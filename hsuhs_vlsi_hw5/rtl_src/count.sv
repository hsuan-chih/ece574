==> flow/design.v <==
module count #(parameter W = 8) (
  input [W-1:0] a_in,
  input [1:0] sel,
  input clk,
  input start,
  input rst,
  output logic done,
  output logic [W-1:0] cntout
);
  enum logic [1:0] {
    IDLE = 2'b00,
    BUSY = 2'b01,
    DONE = 2'b10
  } count_ps, count_ns;
  logic [W-1:0] countZero;  
  logic [W-1:0] countOne;  
  logic [W-1:0] finCount0;
  logic [W-1:0] finCount1;
  always_ff @(posedge clk, posedge rst) begin
    if (rst) count_ps <= IDLE;
    else     count_ps <= count_ns;
  end
  logic startToCount;  
  logic stopToCount;  
  logic [W:0] a_reg;  
  always_comb begin
    unique case (count_ps)      
      IDLE: begin
        if (start) begin 
          count_ns = BUSY;
          {done, startToCount} = 2'b0_1;
        end
        else begin
          count_ns = IDLE;
          {done, startToCount} = 2'b0_0;
        end        
      end
      BUSY: begin
        if (stopToCount) begin
          count_ns = DONE;
          {done, startToCount} = 2'b1_0; 
        end
        else begin
          count_ns = BUSY;
          {done, startToCount} = 2'b0_0;
        end
      end
      DONE: begin
        count_ns = IDLE;
        {done, startToCount} = 2'b0_0;
      end            
    endcase  
  end
  always @(posedge clk) begin
    if (count_ps == IDLE) a_reg <= {a_in, 1'b1};
    if (count_ns == BUSY && !done) a_reg <= (a_reg << 1); 
  end
  always_ff @(posedge clk) begin
    if (rst) begin
      countZero <= 'b0;
      countOne <= 'b0;
    end
    else if (count_ns == BUSY && !done) begin       
      if (a_reg[W] == 1'b0) countZero <= countZero + 1'b1;  
      else if (a_reg[W] == 1'b1)   countOne <= countOne + 1'b1;  
      else begin
        countZero <= countZero + 1'bx;
        countOne <= countOne + 1'bx;
      end
    end
    else   {countOne, countZero} <= 'b0;
  end
  always @(posedge clk) begin
    if (count_ns == BUSY) begin
      if (a_reg[W-2:0] == 'b0) stopToCount = 'b1;  
    end  
    else stopToCount = 'b0;  
  end
  always_comb begin
    if (rst) begin
      finCount0 = 'b0;
      finCount1 = 'b0;
    end
    else if (count_ns == DONE) begin
      finCount0 = countZero;
      finCount1 = countOne;
    end    
    else begin
      finCount0 = 'b0;  
      finCount1 = 'b0;  
    end
  end
  always_comb begin    
    if (count_ns == DONE) begin
      unique case (1'b1)
        sel[0]: begin
          cntout = finCount0;
        end
        sel[1]: begin
          cntout = finCount1;
        end
      endcase
    end
  else cntout = 'b0;  
  end
endmodule
# Step by step through the tools: count
# Tool output for the design above, in the order of the flow.
# Lines are those of the file above, counted from 1.
# Operators carry their Yosys type and port widths (W data, S select, Z words).
# Cell names lack the library's common part.
# A cell with -- has no value.
[design] top_module="count" clock_port="clk" library="sky130hd" lib_corner="tt_025C_1v80"

# Word level
# Yosys after proc, flatten, opt, wreduce and memory -nomap, before mapping. Memory bits, and registers merged into a memory's read port (data or address), are not among the register bits. Print and check cells are not counted. Equal cells are merged and count once.
[op_classes] add_sub_neg=2 n_eq=4 n_mux=12 logic=1 n_reduce_logical=6
[op_table] cell="$mux W8" n=4
[op_table] cell="$mux W9" n=2
[op_table] cell="$add A8 B1 Y8 const B" n=2
[op_table] cell="$pmux W8 S2" n=1
[op_table] cell="$logic_not A7 Y1" n=1
[op_table] cell="$pmux W2 S3" n=1
[op_table] cell="$eq A2 B1 Y1 const B" n=2
[op_table] cell="$eq A2 B2 Y1 const B" n=2
[op_table] cell="$mux W2" n=2
[op_table] cell="$pmux W1 S3" n=1
[op_table] cell="$logic_not A2 Y1" n=1
[op_table] cell="$reduce_bool A2 Y1" n=1
[op_table] cell="$reduce_or A2 Y1" n=1
[op_table] cell="$logic_and A1 B1 Y1" n=1
[op_table] cell="$not A1 Y1" n=1
[op_table] cell="$logic_not A1 Y1" n=1
[op_table] cell="$mux W1" n=1
[bits] regBits=28 input_bits=13 out_inout_bits=9 word_cells=31

# Logic depth
# Yosys ltp: most cells in a row. Word level: on the elaborated netlist, between registers, memories and ports. Mapped: between sequential cells and ports; inverters and the memories' decode and read muxes count.
[logic_depth] ltp_word=6 ABC_AREA=0 depth_mapped=5 mapped_depth_nobuf=4

# After synthesis
# Yosys stat after the flow's synthesis: flattened, memories mapped to cells. It holds for the ABC_AREA given above (unset counts as 0); a run with the other value may have another netlist.
[synth_totals] cells=144 mapped_area_um2=1392.6 sequential_area_um2=676.9 flip_flops=29 buf_cells=5
[types] type="dfxtp_1" n=18 type_area_um2=360.346
[types] type="edfxtp_1" n=8 type_area_um2=240.23
[types] type="mux2i_1" n=18 type_area_um2=180.173
[types] type="nor2_1" n=20 type_area_um2=75.072
[types] type="nand2_1" n=17 type_area_um2=63.811
[types] type="xor2_1" n=6 type_area_um2=52.55
[types] type="dfrtp_1" n=2 type_area_um2=50.048
[types] type="inv_1" n=10 type_area_um2=37.536
[types] type="a21oi_1" n=7 type_area_um2=35.034
[types] type="dfstp_2" n=1 type_area_um2=26.275
[types] type="ha_1" n=2 type_area_um2=25.024
[types] type="o21ai_0" n=5 type_area_um2=25.024
[types] type="or3_1" n=4 type_area_um2=25.024
[types] type="nand4b_4" n=1 type_area_um2=23.773
[types] type="nand4_1" n=3 type_area_um2=18.768
[types] type="xnor2_1" n=2 type_area_um2=17.517
[types] type="a21o_1" n=2 type_area_um2=15.014
[types] type="nand2b_1" n=2 type_area_um2=12.512
# Not listed: further types 14, cells in them 16.

# Timing after synthesis
# Source: OpenSTA report_checks on the synthesized netlist (no wires, ideal clock, input and output delay 20% of the period each), path of least setup slack; recovery checks are left aside. Register names are those of the netlist, which keeps one name where synthesis merged equal registers.
[synth_path] path_type="register to register" startpoint="register a_reg[8]" endpoint="register countZero[7]" tclk_ns=1.76 t_arrival_ns=1.313 required_time_ns=1.690 path_slack_ns=0.377 path_delay_ns=1.383 path_stages=5 path_buffers=1 synth_period_reached_ns=1.383
# "path_delay_ns" is the arrival time less input delay plus setup time.
# "path_stages": output pins that drive a net of the path, with the launching flip-flop's if there is one; two outputs of one cell count as two.
# "synth_period_reached_ns" = period - worst setup slack (recovery checks aside). The figure is calculated, with input and output delays left at 20% of the set period.
# The rows between start and end are the longest chain of elaborated cells between them; the timing report does not say that the signal goes this way. Where chains are equally long, one stands for them.
# A line is the first line of the expression or statement that the cell stems from. Yosys adds cells for indexed reads and writes and turns some case tables into memories.
# A register here has more assigning lines than the two given.
[synth_via] cell_sequence="edfxtp_1 > buf_6 > nand4b_4 > or4_1 > a21oi_1" elab_chain_len=1 cells_between=1 cone_classes="1 x mux"
[synth_rtl] item="from (decl)" line=25 source="logic [W:0] a_reg;"
[synth_rtl] item="from (assign)" line=55 source="if (count_ps == IDLE) a_reg <= {a_in, 1'b1};"
[synth_rtl] item="from (assign)" line=56 source="if (count_ns == BUSY && !done) a_reg <= (a_reg << 1);"
[synth_rtl] item="$mux W8" line=64 source="if (a_reg[W] == 1'b0) countZero <= countZero + 1'b1;"
[synth_rtl] item="to (assign)" line=64
[synth_rtl] item="to (assign)" line=67 source="countZero <= countZero + 1'bx;"
[synth_rtl] item="to (decl)" line=15 source="logic [W-1:0] countZero;"

# Path in the finished layout
# From the final timing report of record 2: the path of least setup slack in the routed layout; clock arrival at registers is part of the times.
[layout_path] path_type="input to output" startpoint="input port start" endpoint="output port cntout[5]" tclk_ns=2.58 input_delay_ns=0.52 out_delay_ns=0.52 t_arrival_ns=1.99 required_time_ns=2.06 path_slack_ns=0.07 path_stages=6 path_buffers=3
# The rows between start and end are the longest chain of elaborated cells between them; the timing report does not say that the signal goes this way. Where chains are equally long, one stands for them.
[layout_via] cell_sequence="clkdlybuf4s50_1 > nand2_1 > nand3_1 > buf_4 > nor2_1 > clkdlybuf4s50_1" elab_chain_len=4 cells_between=4 cone_classes="1 x eq/ne; 3 x mux"
[layout_rtl] item="from (decl)" line=5 source="input start,"
[layout_rtl] item="$mux W1" line=29 source="if (start) begin"
[layout_rtl] item="$pmux W2 S3" line=27 source="unique case (count_ps)"
[layout_rtl] item="$eq A2 B2 Y1" line=94 source="if (count_ns == DONE) begin"
[layout_rtl] item="$mux W8" line=94
[layout_rtl] item="to (decl)" line=8 source="output logic [W-1:0] cntout"

Lab notebook: count

Stored flow runs of count (2 of them; Yosys, OpenROAD, sky130hd). They differ in their settings and are not a sequence. Constraints: input delay and output delay 20% of the set period each, output load 0.01 pF.
"timing.achieved_period_ns": clock period set for the run, less the worst setup slack. It is reckoned from that one timing run; input and output delays stay at 20% of the period that was set.
"timing.worst_path_ns" = time allowed to the worst setup path (clock period - input delay - output delay, where it has them) - its slack; a late launch clock adds to it, a late capture clock takes from it.
"total_power_w": no workload was simulated; the value follows from the tool's default switching activity.

[flow] record 1: files
==> flow/run.sh <==
#!/bin/bash
# the make line also repeats the synthesis and layout settings of config.mk as NAME=value (left out here)
make -C /OpenROAD-flow-scripts/flow DESIGN_CONFIG=/design/flow/config.mk WORK_HOME=/design/flow/orfs CLKGATE_MAP_FILE= finish
==> flow/config.mk <==
export PLATFORM = sky130hd
export DESIGN_NAME = count
export DESIGN_NICKNAME = count
export VERILOG_FILES = /design/flow/design.v
export SDC_FILE = /design/flow/constraint.sdc
export NUM_CORES = 4
export LEC_CHECK = 0
export ABC_AREA = 0
export CAP_MARGIN = 15
export CELL_PAD_IN_SITES_DETAIL_PLACEMENT = 2
export CELL_PAD_IN_SITES_GLOBAL_PLACEMENT = 0
export CORE_MARGIN = 2
export CORE_UTILIZATION = 70
export GPL_ROUTABILITY_DRIVEN = 1
export MAX_ROUTING_LAYER = met5
export PLACE_DENSITY = 0.55
export SLEW_MARGIN = 20
==> flow/constraint.sdc <==
create_clock -name core_clock -period 2.59 [get_ports {clk}]
set_input_delay 0.5180 -clock core_clock [delete_from_list [all_inputs] [get_ports {clk}]]
set_output_delay 0.5180 -clock core_clock [all_outputs]
set_load 0.01 [all_outputs]

[flow] record 1: no results, placement failed with DPL-0033

[flow] record 2: files
==> flow/run.sh <==
#!/bin/bash
# the make line also repeats the synthesis and layout settings of config.mk as NAME=value (left out here)
make -C /OpenROAD-flow-scripts/flow DESIGN_CONFIG=/design/flow/config.mk WORK_HOME=/design/flow/orfs CLKGATE_MAP_FILE= finish
==> flow/config.mk <==
export PLATFORM = sky130hd
export DESIGN_NAME = count
export DESIGN_NICKNAME = count
export VERILOG_FILES = /design/flow/design.v
export SDC_FILE = /design/flow/constraint.sdc
export NUM_CORES = 4
export LEC_CHECK = 0
export CAP_MARGIN = 15
export CORE_MARGIN = 4
export CORE_UTILIZATION = 21
export CTS_CLUSTER_DIAMETER = 76
export CTS_CLUSTER_SIZE = 11
export MAX_ROUTING_LAYER = met5
export MIN_ROUTING_LAYER = met2
export SLEW_MARGIN = 20
==> flow/constraint.sdc <==
create_clock -name core_clock -period 2.58 [get_ports {clk}]
set_input_delay 0.5160 -clock core_clock [delete_from_list [all_inputs] [get_ports {clk}]]
set_output_delay 0.5160 -clock core_clock [all_outputs]
set_load 0.01 [all_outputs]

[flow] record 2: metrics
[metrics] fin_hold_ws_ns = 0.487
[metrics] timing.achieved_period_ns = 2.507
[metrics] timing.worst_path_ns = 1.47
[metrics] timing.worst_path_kind = input to output
[metrics] dieArea_um2 = 7998.6
[metrics] finish.utilization_pct = 28.0
[metrics] finalCellArea_um2 = 1789.2
[metrics] total_power_w = 0.00155
[metrics] fin_ws_ns = 0.073
[metrics] setup_tns_ns = 0.000
[metrics] synthArea_um2 = 1392.6
